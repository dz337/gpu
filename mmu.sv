==> flow/design.v <==
module mmu #(
    parameter int ADDR_WIDTH = 32
) (
    input logic clk,
    input logic rst_n,
    input logic [ADDR_WIDTH-1:0] i_base_addr,
    input logic [ADDR_WIDTH-1:0] i_bound_addr,
    input logic i_valid,
    input logic [ADDR_WIDTH-1:0] i_virtual_addr,
    output logic o_valid,
    output logic [ADDR_WIDTH-1:0] o_physical_addr,
    output logic o_error
);
  logic [ADDR_WIDTH-1:0] base_reg, bound_reg;
  always_ff @(posedge clk or negedge rst_n) begin
    if (!rst_n) begin
      base_reg  <= '0;
      bound_reg <= '0;
    end else begin
      base_reg  <= i_base_addr;
      bound_reg <= i_bound_addr;
    end
  end
  assign o_physical_addr = base_reg + i_virtual_addr;
  assign o_error = (i_virtual_addr >= bound_reg);
  assign o_valid = i_valid & !o_error;
endmodule
# Tool chain data of mmu

The steps from the RTL of mmu to its reports follow in flow order.
Lines are those of the file above, counted from 1.
Operators: Yosys type, input widths -> output width; for muxes data width and select width s.
Cell names lack the library's common part.
The mark - stands for no value.

Top module: mmu
Clock port: clk
Standard-cell library: sky130hd
Library corner: tt_025C_1v80

# After elaboration

Yosys after proc, flatten, opt, wreduce and memory -nomap, before mapping. Enables and synchronous resets that opt folds into registers are not counted as muxes. Memory bits, and registers merged into a memory's read port (data or address), are not among the register bits. Print and check cells are not counted. Equal cells are merged and count once.

Add/sub/neg operators: 1
Magnitude comparators: 1
Bitwise logic cells: 1
Reduce/logical cells: 1

Operator list:

| operator        | count |
| $add 32x32->32  | 1 |
| $ge 32x32->1    | 1 |
| $and 1x1->1     | 1 |
| $logic_not 1->1 | 1 |

Flip-flop bits (word level): 64
Input port bits: 99
Output and inout bits: 34
Word-level cells: 6

# Logic depth

Longest topological path by Yosys (ltp), each cell counted once; first at word level (registers and memories cut), then after technology mapping (sequential cells cut; the memories' decode and read muxes count).

Depth after elaboration: 3
ABC_AREA: 0
Gate-level depth with buffers: 10
Gate-level depth less buffers: 10

# Mapped cells and area

Source: synth_stat.txt of the flow (Yosys; design flattened, memories mapped). It holds for the ABC_AREA given above (unset counts as 0); a run with the other value may have another netlist.

Cell count: 397
Mapped area: 4,070.2 um^2
Sequential part of the area: 1,601.5 um^2
Flip-flops: 64
Buffers: 6

Cell types:

| cell type | count | total area (um^2) |
| dfrtp_1   | 64    | 1.6E+03 |
| ha_1      | 63    | 788.256 |
| a21o_1    | 30    | 225.216 |
| xnor2_1   | 21    | 183.926 |
| a21oi_1   | 36    | 180.173 |
| inv_1     | 42    | 157.651 |
| o21ai_0   | 19    | 95.091 |
| nand4_1   | 13    | 81.328 |
| nor2_1    | 21    | 78.826 |
| xor2_1    | 9     | 78.826 |
| nand2_1   | 17    | 63.811 |
| a221oi_2  | 3     | 45.043 |
| nand3_1   | 7     | 35.034 |
| o41ai_2   | 2     | 32.531 |
| a41oi_4   | 1     | 27.526 |
| a211oi_1  | 3     | 22.522 |
| clkbuf_1  | 6     | 22.522 |
| o21bai_1  | 3     | 22.522 |

Other cell types: 27; their cells: 37.

# Timing after synthesis

OpenSTA on the mapped netlist: ideal clock, no wires. The path of least setup slack (recovery checks aside). Input and output delay are each 20% of the period. Register names are those of the netlist, which keeps one name where synthesis merged equal registers.

Path type: input -> output
Start: in i_virtual_addr[0]
End: out o_physical_addr[26]
Period: 4.85 ns
Input delay: 0.970 ns
External output delay: 0.970 ns
Launch time at the first pin: 0.970 ns
Arrival: 3.162 ns
Data required time: 3.880 ns
Slack: 0.718 ns
Path delay: 2.192 ns
Stages: 10
Buffers on the path: 0
Synthesis period reached: 4.132 ns

"path delay" = arrival - input delay + setup time.
At an output port there is no setup time.
"stages": output pins that drive a net of the path, with the launching flip-flop's if there is one; two outputs of one cell count as two.
"synthesis period reached" = period - worst setup slack (recovery checks aside). The figure is calculated, with input and output delays left at 20% of the set period.
The rows between start and end are the longest chain of elaborated cells between them; the timing report does not say that the signal goes this way. Where chains are equally long, one stands for them.
A line is the first line of the expression or statement that the cell stems from. Yosys adds cells for indexed reads and writes and turns some case tables into memories.

Cell sequence: ha_1 > fa_1 > a21o_1 > a221oi_2 > o21bai_4 > a31oi_4 > o21ai_4 > a41oi_4 > o21ai_2 > xnor2_1
Cells in the longest elaborated chain: 1
Elaborated cells on any way between the ends: 1
Source lines of those cells: 1
Those cells by class: add/sub: 1

Ends and longest elaborated chain, post-synthesis:

| element         | RTL line | RTL |
| start, declared | 9        | `input logic [ADDR_WIDTH-1:0] i_virtual_addr,` |
| $add 32x32->32  | 24       | `assign o_physical_addr = base_reg + i_virtual_addr;` |
| end, declared   | 11       | `output logic [ADDR_WIDTH-1:0] o_physical_addr,` |

# Worst path after layout

Path of least setup slack in the final report of run B (OpenROAD, finished layout, wires in). Where an end is a register, its clock arrival counts in the times.

Path type: input -> output
Start: in i_virtual_addr[4]
End: out o_physical_addr[31]
Period: 6.46 ns
Input delay: 1.29 ns
External output delay: 1.29 ns
Launch time at the first pin: 1.29 ns
Arrival: 4.70 ns
Data required time: 5.17 ns
Slack: 0.47 ns
Stages: 11
Buffers on the path: 2

The rows between start and end are the longest chain of elaborated cells between them; the timing report does not say that the signal goes this way. Where chains are equally long, one stands for them.

Cell sequence: clkdlybuf4s50_1 > ha_1 > a21o_1 > a31o_2 > nor3b_1 > o21ai_0 > a211oi_1 > o31a_1 > o211ai_1 > xnor2_1 > clkdlybuf4s50_1
Cells in the longest elaborated chain: 1
Elaborated cells on any way between the ends: 1
Source lines of those cells: 1
Those cells by class: add/sub: 1

Ends and longest elaborated chain, after layout:

| element         | RTL line | RTL |
| start, declared | 9        | `input logic [ADDR_WIDTH-1:0] i_virtual_addr,` |
| $add 32x32->32  | 24       | `assign o_physical_addr = base_reg + i_virtual_addr;` |
| end, declared   | 11       | `output logic [ADDR_WIDTH-1:0] o_physical_addr,` |

Memo
Re: implementation data of mmu

2 stored runs of mmu in the flow (synthesis by Yosys, layout by OpenROAD, sky130hd cells), in arbitrary order. Constraints: input delay and output delay 20% of the set period each, output load 0.01 pF.
By "period reached" is meant the clock period of the run minus its worst setup slack. This is arithmetic on one report: input and output delays are still those of the set period (20% each).
"worst setup path time" means the part of the period allowed to the worst setup path (the constraints hold back 20% at inputs and 20% at outputs) less its slack; where the path has registers, the arrival times of their clocks count too.
By "total power of the final layout" is meant OpenSTA's value without simulated activity: inputs other than the clock are taken to toggle once in ten clock periods, and the tool carries that through the logic.
Settings: -- = not set for that run.
Results: -- = not shown.

| name                                   | run A | run B           |
| period_ns                              | 3.52  | 6.46            |
| CORE_UTILIZATION                       | 40    | 20              |
| SETUP_SLACK_MARGIN                     | -0.09 | --              |
| PLACE_DENSITY_LB_ADDON                 | 0.0   | 0.24            |
| HOLD_SLACK_MARGIN                      | 0.0   | --              |
| CORE_ASPECT_RATIO                      | 0.65  | --              |
| CORE_MARGIN                            | 6     | 2               |
| CELL_PAD_IN_SITES_DETAIL_PLACEMENT     | 1     | --              |
| GPL_TIMING_DRIVEN                      | 1     | --              |
| CTS_CLUSTER_DIAMETER                   | 63    | 349             |
| CAP_MARGIN                             | 0     | 20              |
| SLEW_MARGIN                            | 0     | 10              |
| MAX_ROUTING_LAYER                      | met5  | met4            |
| ABC_AREA                               | --    | 0               |
| MIN_ROUTING_LAYER                      | --    | met1            |
| period reached (ns)                    | --    | 5.995           |
| lowest setup slack (ns)                | --    | 0.465           |
| post-route utilization (%)             | --    | 29.9            |
| area inside the die boundary (um^2)    | --    | 21,507.7        |
| worst setup path time (ns)             | --    | 3.41            |
| type of the worst setup path           | --    | input -> output |
| setup TNS (ns)                         | --    | 0.000           |
| total power of the final layout (uW)   | --    | 1,341           |
| standard-cell area after layout (um^2) | --    | 6,007.0         |
| netlist area reported by Yosys (um^2)  | --    | 4,070.2         |

Run A: stopped before the end: routing reported DPL-0033
